==> flow/design.v <==
module accumReg18(
  input clk,				 
  input rst_n,				 
  input en,					 
  input [17:0] newSum,		 
  output [17:0] accum		 
);
  genvar i;
  generate
    for (i = 0; i < 18; i = i + 1) begin : accum_ff_gen
      d_en_ff u_dff (
        .clk(clk),
        .D(newSum[i]),
        .CLRN(rst_n),
        .EN(en),
        .Q(accum[i])
      );
    end
  endgenerate
endmodule
module d_en_ff(
  input clk,
  input D,			 
  input CLRN,		 
  input EN,			 
  output logic Q
);
  logic D_mux;
  assign D_mux = EN ? D : Q;
  d_ff u_ff(
    .clk(clk),
    .D(D_mux),
    .CLRN(CLRN),
    .PRN(1'b1),
    .Q(Q)
  );
endmodule
module d_ff(
  input clk,
  input D,			 
  input CLRN,		 
  input PRN,		 
  output reg Q		 
);
always_ff @(posedge clk, negedge CLRN, negedge PRN)
  if (!CLRN)
    Q <= 1'b0;
  else if (!PRN)
    Q <= 1'b1;
  else
    Q <= D;
endmodule
Step by step through the tools: accumReg18
Tool output for the design above, in the order of the flow.
Lines are those of the file above, counted from 1.
Operators carry their Yosys type and port widths (W data, S select, Z words).
Library cell names are shortened.
A cell with -- has no value.
- top module: accumReg18
- clock input: clk
- cell library: sky130hd
- timing corner: tt_025C_1v80

Elaborated design
Counts by Yosys on the flattened word-level netlist (proc, flatten, opt, wreduce; memories kept). Register bits leave out memories and registers merged into their read ports (data or address); mux counts leave out enables and synchronous resets folded into registers. Print and check cells are left out. Cells with the same type and inputs are merged into one.
- input bits at 21
- cells after elaboration: 18
- noted bits in registers: 18
- output and inout bits: 18

Logic depth
Depth = most cells in a row (Yosys ltp): at word level without a register or memory, in the mapped netlist without a sequential cell, where the memories' decode and read muxes count.
- noted depth in word-level cells: 0
- noted ABC_AREA: 0
- noted mapped depth: 3

Synthesis result
The flow's flattened synthesis, as Yosys stat reports it; memories are mapped. The netlist is that of the ABC_AREA named above (0 if unset); the other value can give another one.
The area totals of this step are shown rounded.
- cells by type (cell type ; number):
    dfrtp_1 ; 18
    mux2_4 ; 10
    buf_4 ; 18
    mux2_2 ; 8
    buf_12 ; 1
    buf_6 ; 1
- sequential area at 450 sq um
- noted flip-flops: 18
- buffer cells at 20
- chip area (Yosys) at 860 sq um
- noted cell count: 56
The figures by module come from a second, unflattened synthesis with its own total; it is not the netlist above.
- cells (unflattened synthesis) at 72
- noted area total of the unflattened synthesis: 1000 sq um
Rows give one instance, submodules left out.
- by module (module ; times used ; cells ; area (sq um)):
    d_ff ; 18 ; 2 ; 39
    d_en_ff ; 18 ; 2 ; 19
    accumReg18 ; 1 ; 0 ; 0.0

Worst setup path after synthesis
Source: OpenSTA report_checks on the synthesized netlist (no wires, ideal clock, input and output delay 20% of the period each), path of least setup slack; recovery checks are left aside. Register names are those of the netlist, which keeps one name where synthesis merged equal registers.
- path kind: in2reg
- start: input en
- end: register accum_ff_gen[10].u_dff.u_ff.Q
- driving pins on the path at 3
- clock period: 879 ps
- slack at 35 ps
- required time at 754 ps
- arrival at 719 ps
- delay of the path: 668 ps
- noted period reached after synthesis: 844 ps
"delay of the path" = arrival - input delay + setup time.
"driving pins on the path": output pins that drive a net of the path, with the launching flip-flop's if there is one; two outputs of one cell count as two.
"period reached after synthesis" = period - worst setup slack (recovery checks aside). The figure is calculated, with input and output delays left at 20% of the set period.
A register here has more assigning lines than the two given.
- path through: buf_6 buf_12 mux2_4
- noted length of the longest elaborated chain: 0
- elaborated cells between the ends (all ways): 0
- RTL lines with such cells: 0
- ends and longest elaborated chain, post-synthesis (what ; RTL line ; text):
    start, declared ; 4 ; input en,
    end, assigned ; 47 ; Q <= 1'b0;
    end, assigned ; 49 ; Q <= 1'b1;
    end, declared ; 43 ; output reg Q

Data sheet: physical implementation of accumReg18

accumReg18 on sky130hd: 2 stored runs with different settings, listed in no order. Input and output delays are each 20% of the period that was set; the output load is 0.01 pF.

Entry A
Settings were period_ns = 1.08; CORE_UTILIZATION = 59; SETUP_SLACK_MARGIN = 0.01; PLACE_DENSITY_LB_ADDON = 0.19; CELL_PAD_IN_SITES_GLOBAL_PLACEMENT = 1; GPL_ROUTABILITY_DRIVEN = 0; CTS_CLUSTER_SIZE = 36; CTS_CLUSTER_DIAMETER = 20; MIN_ROUTING_LAYER = met1; CAP_MARGIN = 20; CORE_MARGIN = 2; SLEW_MARGIN = 20
- unfinished; error FLW-0024 in placement

Entry B
Settings were period_ns = 0.98; CORE_UTILIZATION = 63; SETUP_SLACK_MARGIN = -0.02; PLACE_DENSITY_LB_ADDON = 0.21; CORE_MARGIN = 8; CELL_PAD_IN_SITES_GLOBAL_PLACEMENT = 0; CELL_PAD_IN_SITES_DETAIL_PLACEMENT = 2; TNS_END_PERCENT = 15; ABC_AREA = 1; GPL_ROUTABILITY_DRIVEN = 0; MAX_ROUTING_LAYER = met4; CAP_MARGIN = 20; SLEW_MARGIN = 20
- unfinished; error DPL-0033 in placement
