==> flow/design.v <==
module codec_intf(clk,rst_n,ADCDAT,lft_out,rht_out,LRCLK,BCLK,MCLK,DACDAT,lft_in,rht_in,valid);
  input clk,rst_n;		 
  input ADCDAT;			 
  input [15:0] lft_out;	 
  input [15:0] rht_out;	 
  output reg LRCLK;		 
  output BCLK;			 
  output MCLK;			 
  output DACDAT;		 
  output [15:0] lft_in;	 
  output [15:0] rht_in;	 
  output reg valid;		 
  wire LRCLK_early_riseing, LRCLK_falling, LRCLK_transitioning;
  wire set_valid;
  wire BCLK_rising, BCLK_falling; 
  reg [9:0] clk_cnt;		 
  reg [15:0] shft_reg_out;	 
  reg [15:0] shft_reg_in;	 
  reg [15:0] lft_in;		 
  reg [15:0] lft_buffer;	 
  reg [15:0] rht_buffer;	 
  always_ff @(posedge clk, negedge rst_n)
    if (!rst_n)
      clk_cnt <= 10'h200;		 
    else
      clk_cnt <= clk_cnt + 1;
  assign LRCLK_early = clk_cnt[9];	 
  assign BCLK = clk_cnt[4];		 
  assign MCLK = clk_cnt[1];		 
  always_ff @(posedge clk, negedge rst_n)
    if (!rst_n)
	  LRCLK <= 1'b1;
	else
	  LRCLK <= LRCLK_early;
  assign LRCLK_transitioning = &clk_cnt[8:0];	 
  assign LRCLK_rising = LRCLK_transitioning & ~LRCLK_early;
  assign LRCLK_falling = LRCLK_transitioning & LRCLK_early;
  assign BCLK_rising = ~BCLK & &clk_cnt[3:0];
  assign BCLK_falling = BCLK & &clk_cnt[3:0];
  assign set_valid = ~LRCLK_early & &clk_cnt[8:5] & BCLK_rising;
  always_ff @(posedge clk, negedge rst_n)
    if (!rst_n)
	  valid <= 1'b0;
	else if (set_valid)
	  valid <= 1'b1;
	else if (LRCLK_rising)
	  valid <= 1'b0;
  always_ff @(posedge clk)
    if (set_valid) begin
	  lft_buffer <= lft_out;
	  rht_buffer <= rht_out;
	end
  always_ff @(posedge clk)
    if (LRCLK_rising)
	  shft_reg_out <= lft_buffer;
	else if (LRCLK_falling)
	  shft_reg_out <= rht_buffer;
	else if (BCLK_falling)
	  shft_reg_out <= {shft_reg_out[14:0],1'b0};
  assign DACDAT = shft_reg_out[15];
  always_ff @(posedge clk)
	if (BCLK_rising)
	  shft_reg_in <= {shft_reg_in[14:0],ADCDAT};
  always_ff @(posedge clk)
    if (LRCLK_falling)
	  lft_in <= shft_reg_in;		 
  assign rht_in = shft_reg_in;		 
endmodule
# Tool chain data of codec_intf

The steps from the RTL of codec_intf to its reports follow in flow order.
Lines are those of the file above, counted from 1.
Operators: Yosys type, input widths -> output width; for muxes data width and select width s.
Cell names lack the library's common part.
The mark n/a stands for no value.

Design top: codec_intf
Clock: clk
Library: sky130hd
Corner: tt_025C_1v80

# Word-level counts

Source: Yosys, flattened and elaborated, memories not mapped. Widths are those after wreduce. Registers that Yosys merges into a memory's read port (data or address) are not register bits. Print and check cells do not count. Equal cells are merged and count once.

Add/sub/neg operators: 1
Multiplexer cells: 5
Bitwise gates (word level): 8
Reductions and logical operators: 5

Operators with widths:

| kind                  | number |
| $mux 16               | 3 |
| $add 10x1->10 const B | 1 |
| $reduce_and 9->1      | 1 |
| $reduce_and 4->1      | 2 |
| $and 1x1->1           | 6 |
| $reduce_bool 3->1     | 1 |
| $not 1->1             | 2 |
| $reduce_bool 2->1     | 1 |
| $mux 1                | 2 |

Register bits after elaboration: 92
Input bits: 35
Output and inout bits: 37

# Longest topological paths

Longest topological path by Yosys (ltp), each cell counted once; first at word level (registers and memories cut), then after technology mapping (sequential cells cut; the memories' decode and read muxes count).

Depth after elaboration: 5
ABC_AREA: 0
Depth in mapped cells: 9
Mapped depth without buffers: 7

# After synthesis

The flow's flattened synthesis, as Yosys stat reports it; memories are mapped. The netlist is that of the ABC_AREA named above (0 if unset); the other value can give another one.
Totals and module areas in this step are rounded.

Mapped cells: 172
Chip area (Yosys): 3200 µm²
Area of sequential cells: 2700 µm²
Mapped flip-flops: 92
Buffers: 6

Cells by type:

| type     | number | total area (µm²) |
| edfxtp_1 | 80     | 2.4E+03 |
| dfrtp_1  | 10     | 250.24 |
| mux2i_1  | 16     | 160.154 |
| a21oi_1  | 15     | 75.072 |
| nor2_1   | 15     | 56.304 |
| dfstp_2  | 2      | 52.55 |
| ha_1     | 4      | 50.048 |
| xnor2_1  | 4      | 35.034 |
| and3_1   | 3      | 18.768 |
| and4_1   | 2      | 17.517 |
| xor2_1   | 2      | 17.517 |
| buf_2    | 3      | 15.014 |
| buf_4    | 2      | 15.014 |
| inv_1    | 3      | 11.261 |
| nand3_1  | 2      | 10.01 |
| and3b_1  | 1      | 8.758 |
| a21o_1   | 1      | 7.507 |
| and2_1   | 1      | 6.256 |

Not listed: further types 6, cells in them 6.

# Worst setup path after synthesis

Source: OpenSTA report_checks on the synthesized netlist (no wires, ideal clock, input and output delay 20% of the period each), path of least setup slack; recovery checks are left aside. Register names are those of the netlist, which keeps one name where synthesis merged equal registers.

Path kind: register to register
Start point: reg clk_cnt[1]
End point: reg lft_buffer[0]
Period: 4.57 ns
Library setup time: 0.393 ns
Time at the first pin: 0.000 ns
Arrival: 2.244 ns
Required time: 4.177 ns
Slack: 1.933 ns
Path delay: 2.637 ns
Stages: 5
Path buffers: 0
Synthesis period reached: 2.637 ns

"path delay" is the arrival time less input delay plus setup time.
"stages": output pins that drive a net of the path, with the launching flip-flop's if there is one; two outputs of one cell count as two.
"synthesis period reached" is the clock period less the worst setup slack; recovery checks do not enter. This is arithmetic on one report: input and output delays are still those of the set period (20% each).
The rows between start and end are the longest chain of elaborated cells between them; the timing report does not say that the signal goes this way. Where chains are equally long, one stands for them.
Each line given opens the expression or statement behind the cell; cells for indexed reads and writes are added by Yosys, which also makes memories of some case tables.

Cell sequence: dfrtp_1 > ha_1 > and3_1 > ha_1 > and3b_1
Length of the longest elaborated chain: 3
Elaborated cells on any way between the ends: 3
Classes of those cells: logic: 2; reduce/logical: 1

RTL lines, path post-synthesis:

| what             | line | text |
| start, declared  | 16   | `reg [9:0] clk_cnt;` |
| start, assigned  | 24   | `clk_cnt <= 10'h200;` |
| start, assigned  | 26   | `clk_cnt <= clk_cnt + 1;` |
| $reduce_and 4->1 | 38   | `assign BCLK_rising = ~BCLK & &clk_cnt[3:0];` |
| $and 1x1->1      | 38   |  |
| $and 1x1->1      | 40   | `assign set_valid = ~LRCLK_early & &clk_cnt[8:5] & BCLK_rising;` |
| end, assigned    | 50   | `lft_buffer <= lft_out;` |
| end, declared    | 20   | `reg [15:0] lft_buffer;` |

# Worst path after layout

Path of least setup slack in the final report of record 1 (OpenROAD, finished layout, wires in). Where an end is a register, its clock arrival counts in the times.

Path kind: register to register
Start point: reg clk_cnt[1]
End point: reg shft_reg_out[8]
Period: 2.35 ns
Library setup time: 0.24 ns
Time at the first pin: 0.34 ns
Arrival: 2.17 ns
Required time: 2.45 ns
Slack: 0.27 ns
Stages: 9
Path buffers: 1

The rows between start and end are the longest chain of elaborated cells between them; the timing report does not say that the signal goes this way. Where chains are equally long, one stands for them.
At most two assigning lines are given for a register; there are more.
Ways into the end's enable are left out, as the timed path ends at the data pin.

Cell sequence: dfrtp_1 > ha_1 > and3_1 > and3_1 > and3_1 > ha_1 > buf_4 > nor2_1 > a21oi_1
Length of the longest elaborated chain: 5
Elaborated cells on any way between the ends: 8
Classes of those cells: mux: 3; logic: 3; reduce/logical: 2

RTL lines, path post-layout:

| what             | line | text |
| start, declared  | 16   | `reg [9:0] clk_cnt;` |
| start, assigned  | 24   | `clk_cnt <= 10'h200;` |
| start, assigned  | 26   | `clk_cnt <= clk_cnt + 1;` |
| $reduce_and 4->1 | 39   | `assign BCLK_falling = BCLK & &clk_cnt[3:0];` |
| $and 1x1->1      | 39   |  |
| $mux 16          | 58   | `else if (BCLK_falling)` |
| $mux 16          | 56   | `else if (LRCLK_falling)` |
| $mux 16          | 54   | `if (LRCLK_rising)` |
| end, assigned    | 55   | `shft_reg_out <= lft_buffer;` |
| end, assigned    | 57   | `shft_reg_out <= rht_buffer;` |
| end, declared    | 17   | `reg [15:0] shft_reg_out;` |

Hand-over note for codec_intf

Record of 2 stored runs of the RTL-to-layout flow on codec_intf, platform sky130hd. The runs are unordered. Constraints: input delay and output delay 20% of the set period each, output load 0.01 pF.
"clock period achieved" means the clock period less the worst setup slack. The figure is calculated, with input and output delays left at 20% of the set period.
"worst path time" = time allowed to the worst setup path (clock period - input delay - output delay, where it has them) - its slack; a late launch clock adds to it, a late capture clock takes from it.
"overall power" rests on the timing tool's default activity at the inputs, not on a simulated workload.
The measured numbers are rounded.

## Record 1

==> flow/run.sh <==
#!/bin/bash
# the make line also repeats the synthesis and layout settings of config.mk as NAME=value (left out here)
make -C /OpenROAD-flow-scripts/flow DESIGN_CONFIG=/design/flow/config.mk WORK_HOME=/design/flow/orfs CLKGATE_MAP_FILE= finish
==> flow/config.mk <==
export PLATFORM = sky130hd
export DESIGN_NAME = codec_intf
export DESIGN_NICKNAME = codec_intf
export VERILOG_FILES = /design/flow/design.v
export SDC_FILE = /design/flow/constraint.sdc
export NUM_CORES = 4
export LEC_CHECK = 0
export CAP_MARGIN = 20
export CORE_MARGIN = 2
export CORE_UTILIZATION = 40
export SLEW_MARGIN = 20
==> flow/constraint.sdc <==
create_clock -name core_clock -period 2.35 [get_ports {clk}]
set_input_delay 0.4700 -clock core_clock [delete_from_list [all_inputs] [get_ports {clk}]]
set_output_delay 0.4700 -clock core_clock [all_outputs]
set_load 0.01 [all_outputs]

| result of record 1 | value |
|---|---|
| post-synthesis cell area | 3200 µm² |
| die area | 8800 µm² |
| standard-cell area after layout | 4300 µm² |
| worst setup slack after layout | 0.27 ns |
| summed negative setup slack | 0.000 ns |
| worst hold slack in the final report | 0.46 ns |
| overall power | 3.1 mW |
| clock period achieved | 2.078 ns |
| worst path time | 2.08 ns |
| critical path kind | register to register |

## Record 2

==> flow/run.sh <==
#!/bin/bash
# the make line also repeats the synthesis and layout settings of config.mk as NAME=value (left out here)
make -C /OpenROAD-flow-scripts/flow DESIGN_CONFIG=/design/flow/config.mk WORK_HOME=/design/flow/orfs CLKGATE_MAP_FILE= finish
==> flow/config.mk <==
export PLATFORM = sky130hd
export DESIGN_NAME = codec_intf
export DESIGN_NICKNAME = codec_intf
export VERILOG_FILES = /design/flow/design.v
export SDC_FILE = /design/flow/constraint.sdc
export NUM_CORES = 4
export LEC_CHECK = 0
export ABC_AREA = 0
export CAP_MARGIN = 25
export CELL_PAD_IN_SITES_DETAIL_PLACEMENT = 0
export CORE_ASPECT_RATIO = 0.98
export CORE_MARGIN = 7
export CORE_UTILIZATION = 54
export GPL_TIMING_DRIVEN = 0
export MIN_ROUTING_LAYER = met1
export PLACE_DENSITY_LB_ADDON = 0.08
export SETUP_SLACK_MARGIN = 0.55
export SLEW_MARGIN = 20
export TNS_END_PERCENT = 45
==> flow/constraint.sdc <==
create_clock -name core_clock -period 4.34 [get_ports {clk}]
set_input_delay 0.8680 -clock core_clock [delete_from_list [all_inputs] [get_ports {clk}]]
set_output_delay 0.8680 -clock core_clock [all_outputs]
set_load 0.01 [all_outputs]

| result of record 2 | value |
|---|---|
| post-synthesis cell area | 3200 µm² |
| die area | 8400 µm² |
| standard-cell area after layout | 4300 µm² |
| worst setup slack after layout | 1.6 ns |
| summed negative setup slack | 0.000 ns |
| worst hold slack in the final report | 0.37 ns |
| overall power | 1.6 mW |
| clock period achieved | 2.700 ns |
| worst path time | 2.70 ns |
| critical path kind | register to register |

End of note.
